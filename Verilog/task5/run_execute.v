==> flow/design.v <==
module run_execute(
	input clk,    
	input rst,
   input [11:0] left_sensor,
   input [11:0] center_sensor,
   input [11:0] right_sensor,
	input [9:0]distance,
	input start,
	output reg led,
	output reg [1:0]send_tx,
   output reg M1_A_1A_right,    
   output reg M1_A_1B,   		   
	output reg M2_A_1A_left,     
   output reg M2_A_1B,   		   
	output reg [7:0] nodecount,
	input [4:0] previous_state,
	input [4:0] next_state,
	input wire [4:0]node_state
);
	reg pwm_signal;
	reg [3:0]counter;
	wire [4:0]node;
	reg [32:0]timer;
	reg a;
	reg [1:0] state;
	reg [32:0] delay_counter;
	initial counter =0;
	initial state = 2'b00;
	reg [3:0]turn_dec;
	parameter move_st = 1;
	parameter turn_right = 2;
	parameter turn_left = 3;
	parameter move_back = 4;
	parameter delay = 5;
	parameter u_turn = 6;
	always@(posedge clk )
	begin
		pwm_signal <= (counter < 5'b1000) ? 1 : 0; 
		counter <= counter+1;
	end
always@(posedge clk)
begin
 case(turn_dec)
	move_st:
		begin
			if(left_sensor < 500 && right_sensor < 500)begin
				M1_A_1A_right <= pwm_signal;   
				M1_A_1B <= 0;   					 
				M2_A_1A_left <= pwm_signal;    
				M2_A_1B <= 0;  					 
			end
			if(left_sensor > 500 && right_sensor < 500)begin
					M1_A_1A_right <= pwm_signal;   
					M1_A_1B <= 0;   					 
					M2_A_1A_left <= 0;    
					M2_A_1B <= pwm_signal;  					 
			end
			if(left_sensor < 500 && right_sensor > 500)begin
				M1_A_1A_right <= 0;   
				M1_A_1B <= pwm_signal;   					 
				M2_A_1A_left <= pwm_signal;    
				M2_A_1B <= 0;  					 
			end
		end
	turn_right:
		begin
			if(left_sensor > 500 && center_sensor>500 &&right_sensor > 500)begin
				M1_A_1A_right <= 0;   
				M1_A_1B <= pwm_signal;   					 
				M2_A_1A_left <= pwm_signal;    
				M2_A_1B <= 0;  					 
			end
			if(left_sensor < 500 && right_sensor < 500)begin
				M1_A_1A_right <= pwm_signal;   
				M1_A_1B <= 0;   					 
				M2_A_1A_left <= pwm_signal;    
				M2_A_1B <= 0;  					 
			end
			if(left_sensor > 500 && right_sensor < 500)begin
				M1_A_1A_right <= pwm_signal;   
				M1_A_1B <= 0;   					 
				M2_A_1A_left <= 0;    
				M2_A_1B <= pwm_signal;  					 
			end
			if(left_sensor < 500 && right_sensor > 500)begin
				M1_A_1A_right <= 0;   
				M1_A_1B <= pwm_signal;   					 
				M2_A_1A_left <= pwm_signal;    
				M2_A_1B <= 0;  					 
			end
		end
	turn_left:
		begin
			if(left_sensor > 500 &&center_sensor>500 &&  right_sensor > 500)begin
				M1_A_1A_right <= pwm_signal;   
				M1_A_1B <= 0;   					 
				M2_A_1A_left <= 0;    
				M2_A_1B <= pwm_signal;  					 
			end
			if(left_sensor < 500 && right_sensor < 500)begin
				M1_A_1A_right <= pwm_signal;   
				M1_A_1B <= 0;   					
				M2_A_1A_left <= pwm_signal;   
				M2_A_1B <= 0;  					
			end
			if(left_sensor > 500 && right_sensor < 500)begin
				M1_A_1A_right <= pwm_signal;   
				M1_A_1B <= 0;   					 
				M2_A_1A_left <= 0;    
				M2_A_1B <= pwm_signal;  					 
			end
			if(left_sensor < 500 && right_sensor > 500)begin
				M1_A_1A_right <= 0;   
				M1_A_1B <= pwm_signal;   					 
				M2_A_1A_left <= pwm_signal;    
				M2_A_1B <= 0;  					 
			end
		end
	move_back:
		begin
			if(left_sensor > 500 && right_sensor > 500)begin
				M1_A_1A_right <= 0;  
				M1_A_1B <= pwm_signal;   					 
				M2_A_1A_left <= 0;    
				M2_A_1B <= pwm_signal;  					 
			end
		end
	delay:
		begin
			M1_A_1A_right <= 0;  
			M1_A_1B <= 0;   				
			M2_A_1A_left <= 0;    
			M2_A_1B <= 0;  				
		end
 endcase
end
always@(posedge clk)
	begin
	if(start == 1)
		state = 0;
	case(node_state)
		0:if(next_state == 1 )
			begin
				turn_dec = move_st;
			end
		1:begin
			if(previous_state == 0 && next_state == 29)
				turn_dec = turn_right;
			if(previous_state == 0 && next_state == 2)
				turn_dec = turn_right;
			end
		29:begin
			if(previous_state == 1 && next_state == 20)
				turn_dec = turn_left;
			if(previous_state == 1 && next_state == 28)
				turn_dec = turn_right;
		end
		20:begin
			if(previous_state == 29 && next_state == 24)
				turn_dec = turn_right;
			if(previous_state == 29 && next_state == 21)
				turn_dec = turn_left;
			if(previous_state == 24 && next_state == 21)
				turn_dec = move_st;
			if(previous_state == 24 && next_state == 29)
				turn_dec = turn_left;
		end
		24:begin
			if(previous_state == 20 && next_state == 25)
				turn_dec = turn_right;
			if(previous_state == 25 && next_state == 20)
				turn_dec = turn_left;
		end
		25:begin
			if(previous_state == 24 && next_state == 26)
				turn_dec = move_st;
			if(previous_state == 26 && next_state == 24)
				turn_dec = move_st;
		end
		26:begin
			if(previous_state == 25 && next_state == 27)
				turn_dec = turn_right;
			if(previous_state == 25 && next_state == 28)
				turn_dec = move_st;
			if(previous_state == 28 && next_state == 27)
				turn_dec = turn_left;
			if(previous_state == 28 && next_state == 25)
				turn_dec = move_st;
			if(previous_state == 27 && next_state == 28)
				turn_dec = turn_right;
			if(previous_state == 27 && next_state == 25)
				turn_dec = turn_left;
		end
		27:
			if(previous_state == 26 && next_state == 26)
				turn_dec = u_turn;
		28:begin
			if(previous_state == 26 && next_state == 29)
				turn_dec = turn_right;
			if(previous_state == 29 && next_state == 26)
				turn_dec = turn_left;
			end
		21:begin
			if(previous_state == 20 && next_state == 22)
				turn_dec = turn_left;
			if(previous_state == 20 && next_state == 23)
				turn_dec = turn_right;
			if(previous_state == 23 && next_state == 20)
				turn_dec = turn_left;
			if(previous_state == 22 && next_state == 20)
				turn_dec = turn_right;
		end
	endcase		
end
always@(posedge clk) begin
		if(left_sensor > 500 && right_sensor > 500 && center_sensor > 500 && timer == 0)
		begin
			nodecount <= nodecount + 1;
			led = led + 1;
			timer <= 6_250_000;
		end
		if(timer > 0) 
			timer <= timer - 1;
end
assign node = nodecount;
initial send_tx = 0;
always@(posedge clk)
	begin
		if(distance <= 9)
				send_tx = 1;
		else if(distance <=5)
			send_tx = 2;
		else 
			send_tx = 0;
	end
endmodule
## Tool chain data of run_execute

The steps from the RTL of run_execute to its reports follow in flow order.
Line numbers count from 1 in the design file above.
Cell names lack the library's common part.
The mark - stands for no value.

| inputs | value |
|---|---|
| top | run_execute |
| clock | clk |
| library | sky130hd |
| timing corner | tt_025C_1v80 |

## After elaboration

Counts by Yosys on the flattened word-level netlist (proc, flatten, opt, wreduce; memories kept). Register bits leave out memories and registers merged into their read ports (data or address). Print and check cells are left out. Cells with the same type and inputs are merged into one.

| word-level totals | value |
|---|---|
| register bits | 57 |
| latch bits | 0 |
| memory bits (writable) | 0 |
| ROM bits | 0 |
| word width x clocked read ports | 0 |
| memories | 0 |
| input port bits | 64 |
| word-level cells | 184 |

| operators by class | value |
|---|---|
| add/sub/neg operators | 4 |
| multipliers | 0 |
| div/mod/pow operators | 0 |
| order comparisons | 9 |
| eq/ne operators | 50 |
| shift operators | 0 |
| muxes and demuxes | 69 |
| bitwise operators | 0 |
| reductions and logical operators | 41 |

Operator list:

| cell | number |
|---|---|
| 5-bit == test with constant B | 27 |
| 4-bit 2-to-1 mux | 26 |
| 33-bit 2-to-1 mux | 2 |
| 4-bit case mux with 10-bit select | 1 |
| 12-bit by 9-bit greater-than comparator with 1-bit output with constant B | 3 |
| 1-bit 2-to-1 mux | 35 |
| 1-bit logical AND | 33 |
| 33-bit by 1-bit subtractor with 33-bit output with constant B | 1 |
| 33-bit by 1-bit greater-than comparator with 1-bit output with constant B | 1 |
| 33-bit logical NOT | 1 |
| 12-bit by 9-bit < comparator with 1-bit output with constant B | 2 |
| 5-bit inequality test with constant B | 4 |
| 1-bit case mux with 5-bit select | 4 |
| 3-bit inequality test with constant B | 5 |
| 5-bit by 1-bit == test with 1-bit output with constant B | 3 |
| 11-bit AND reduction | 1 |
| 10-bit by 3-bit <= comparator with 1-bit output with constant B | 1 |
| 10-bit by 4-bit <= comparator with 1-bit output with constant B | 1 |
| 10-bit nonzero test | 1 |
| 5-bit logical NOT | 2 |
| 4-bit by 2-bit == test with 1-bit output with constant B | 2 |
| 4-bit by 3-bit == test with 1-bit output with constant B | 2 |
| 8-bit by 1-bit adder with 8-bit output with constant B | 1 |
| 7-bit inequality test with constant B | 1 |
| 2-bit inequality test with constant B | 3 |
| 5-bit by 2-bit == test with 1-bit output with constant B | 1 |
| 5-bit AND reduction | 1 |
| 5-bit nonzero test | 1 |

Other operator kinds: 7; their cells: 7.

## Depth

Depth = most cells in a row (Yosys ltp): at word level without a register or memory, in the mapped netlist without a sequential cell, where the memories' decode and read muxes count.

| depth | value |
|---|---|
| depth after elaboration | 9 |
| ABC_AREA | 0 |
| gate-level depth with buffers | 8 |

## Synthesis result

The flow's flattened synthesis, as Yosys stat reports it; memories are mapped. The netlist is that of the ABC_AREA named above (0 if unset); the other value can give another one.

| synthesis totals | value |
|---|---|
| cells in the netlist | 399 |
| chip area (Yosys) | 3691.0 um^2 |
| sequential part of the area | 1581.5 um^2 |
| flip-flop cells | 56 |
| buffers | 16 |

Cells by type:

| type | number | area in all (um^2) |
|---|---|---|
| edfxtp_1 | 46 | 1.38E+03 |
| xnor2_1 | 23 | 201.443 |
| dfxtp_1 | 10 | 200.192 |
| nor2_1 | 45 | 168.912 |
| nand2_1 | 38 | 142.637 |
| nand3_1 | 22 | 110.106 |
| xor2_1 | 11 | 96.342 |
| nor3_1 | 19 | 95.091 |
| nor4_1 | 13 | 81.328 |
| o21ai_0 | 12 | 60.058 |
| nand3b_1 | 7 | 52.55 |
| and3_1 | 8 | 50.048 |
| ha_1 | 4 | 50.048 |
| nand4_1 | 8 | 50.048 |
| inv_1 | 12 | 45.043 |
| o21a_1 | 6 | 45.043 |
| and3b_1 | 5 | 43.792 |
| nand2b_1 | 7 | 43.792 |

Not listed: further types 46, cells in them 103.

## Timing after synthesis

Source: OpenSTA report_checks on the synthesized netlist (no wires, ideal clock, input and output delay 20% of the period each), path of least setup slack; recovery checks are left aside. Register names are those of the netlist, which keeps one name where synthesis merged equal registers.

| path post-synthesis | value |
|---|---|
| path type | reg-to-reg |
| from | register timer[8] |
| to | register timer[0] |
| clock period | 3.75 ns |
| launch time at the first pin | 0.000 ns |
| data arrival time | 2.576 ns |
| data required time | 3.261 ns |
| path slack | 0.685 ns |
| delay of the path | 3.065 ns |
| driving pins on the path | 6 |
| buffers on the path | 0 |
| period reached after synthesis | 3.065 ns |

"delay of the path" is the arrival time less input delay plus setup time.
"driving pins on the path": output pins that drive a net of the path, with the launching flip-flop's if there is one; two outputs of one cell count as two.
"period reached after synthesis" = period - worst setup slack (recovery checks aside). The figure is calculated, with input and output delays left at 20% of the set period.
The rows between start and end are the longest chain of elaborated cells between them; the timing report does not say that the signal goes this way. Where chains are equally long, one stands for them.
Each line given opens the expression or statement behind the cell; cells for indexed reads and writes are added by Yosys, which also makes memories of some case tables.
Only ways into the end's enable, where the timed path ends, are counted here.

| between the ends, post-synthesis | value |
|---|---|
| cell sequence | edfxtp_1 -> or4_4 -> nor4_4 -> nand2_4 -> or4_4 -> nand2b_1 |
| length of the longest elaborated chain | 3 |
| elaborated cells on any way between the ends | 4 |
| source lines of those cells | 2 |
| classes of those cells | 1 x compare; 3 x reduce/logical |

Ends and longest elaborated chain, post-synthesis:

| element | RTL line | text |
|---|---|---|
| start, declared | 23 | `reg [32:0]timer;` |
| start, assigned | 220 | `timer <= 6_250_000;` |
| start, assigned | 223 | `timer <= timer - 1;` |
| 33-bit logical NOT | 216 | `if(left_sensor > 500 && right_sensor > 500 && center_sensor > 500 && timer == 0)` |
| 1-bit logical AND | 216 |  |
| 2-bit nonzero test | - |  |
| end, assigned | 220 |  |
| end, assigned | 223 |  |
| end, declared | 23 |  |

## Timing after layout

Path of least setup slack in the final report of flow run B (OpenROAD, finished layout, wires in). Where an end is a register, its clock arrival counts in the times.

| path after layout | value |
|---|---|
| path type | input-to-reg |
| from | input next_state[2] |
| to | register turn_dec |
| clock period | 3.71 ns |
| input delay | 0.74 ns |
| launch time at the first pin | 0.74 ns |
| data arrival time | 3.20 ns |
| data required time | 3.87 ns |
| path slack | 0.67 ns |
| driving pins on the path | 7 |
| buffers on the path | 1 |

An end named without its bit number is one bit of that signal or, where synthesis recoded a state register, one of its new flip-flops.
A register here has more assigning lines than the two given.

| between the ends, after layout | value |
|---|---|
| cell sequence | clkdlybuf4s50_1 -> and3b_1 -> nand2_1 -> nor4_1 -> o22ai_1 -> nor4_1 -> o21ai_0 |

Ends and longest elaborated chain, after layout:

| element | RTL line | text |
|---|---|---|
| start, declared | 17 | `input [4:0] next_state,` |
| end, assigned | 144 | `turn_dec = move_st;` |
| end, assigned | 148 | `turn_dec = turn_right;` |
| end, declared | 29 | `reg [3:0]turn_dec;` |

Chain of elaborated cells between the ends: none given.

Hand-over note for run_execute

2 stored runs of run_execute in the flow (synthesis by Yosys, layout by OpenROAD, sky130hd cells), in arbitrary order. Constraints: input delay and output delay 20% of the set period each, output load 0.01 pF.
"period reached" is the run's clock period less its worst setup slack. It is reckoned from that one timing run; input and output delays stay at 20% of the period that was set.
"critical setup path time" means the part of the period allowed to the worst setup path (the constraints hold back 20% at inputs and 20% at outputs) less its slack; where the path has registers, the arrival times of their clocks count too.
"power consumption" rests on the timing tool's default activity at the inputs, not on a simulated workload.
Settings: - = not set for that run.
Results: - = not shown.

| stored run | period_ns | CORE_UTILIZATION | HOLD_SLACK_MARGIN | CORE_MARGIN | CELL_PAD_IN_SITES_GLOBAL_PLACEMENT | GPL_ROUTABILITY_DRIVEN | CTS_CLUSTER_SIZE | CTS_CLUSTER_DIAMETER | MAX_ROUTING_LAYER | CAP_MARGIN | SLEW_MARGIN | PLACE_DENSITY_LB_ADDON | CORE_ASPECT_RATIO | CELL_PAD_IN_SITES_DETAIL_PLACEMENT | ABC_AREA | MIN_ROUTING_LAYER | netlist area reported by Yosys (um^2) | total die area (um^2) | standard-cell area after layout (um^2) | utilization after routing (%) | lowest setup slack (ns) | total negative slack on setup checks (ns) | worst hold slack after layout (ns) | power consumption (mW) | period reached (ns) | critical setup path time (ns) | worst setup path type |
|---|---|---|---|---|---|---|---|---|---|---|---|---|---|---|---|---|---|---|---|---|---|---|---|---|---|---|---|
| flow run A | 3.9 | 70 | 0.07 | 9 | 2 | 0 | 58 | 322 | met4 | 20 | 20 | - | - | - | - | - | - | - | - | - | - | - | - | - | - | - | - |
| flow run B | 3.71 | 28 | -0.02 | 2 | 2 | - | - | - | - | 20 | 25 | 0.19 | 1.77 | 0 | 0 | met2 | 3691.0 | 14154.5 | 4828.4 | 37.7 | 0.674 | 0.000 | 0.393 | 1.840 | 3.036 | 2.29 | input-to-reg |

Flow run A: no final report: placement broke off with GPL-0301

End of note.
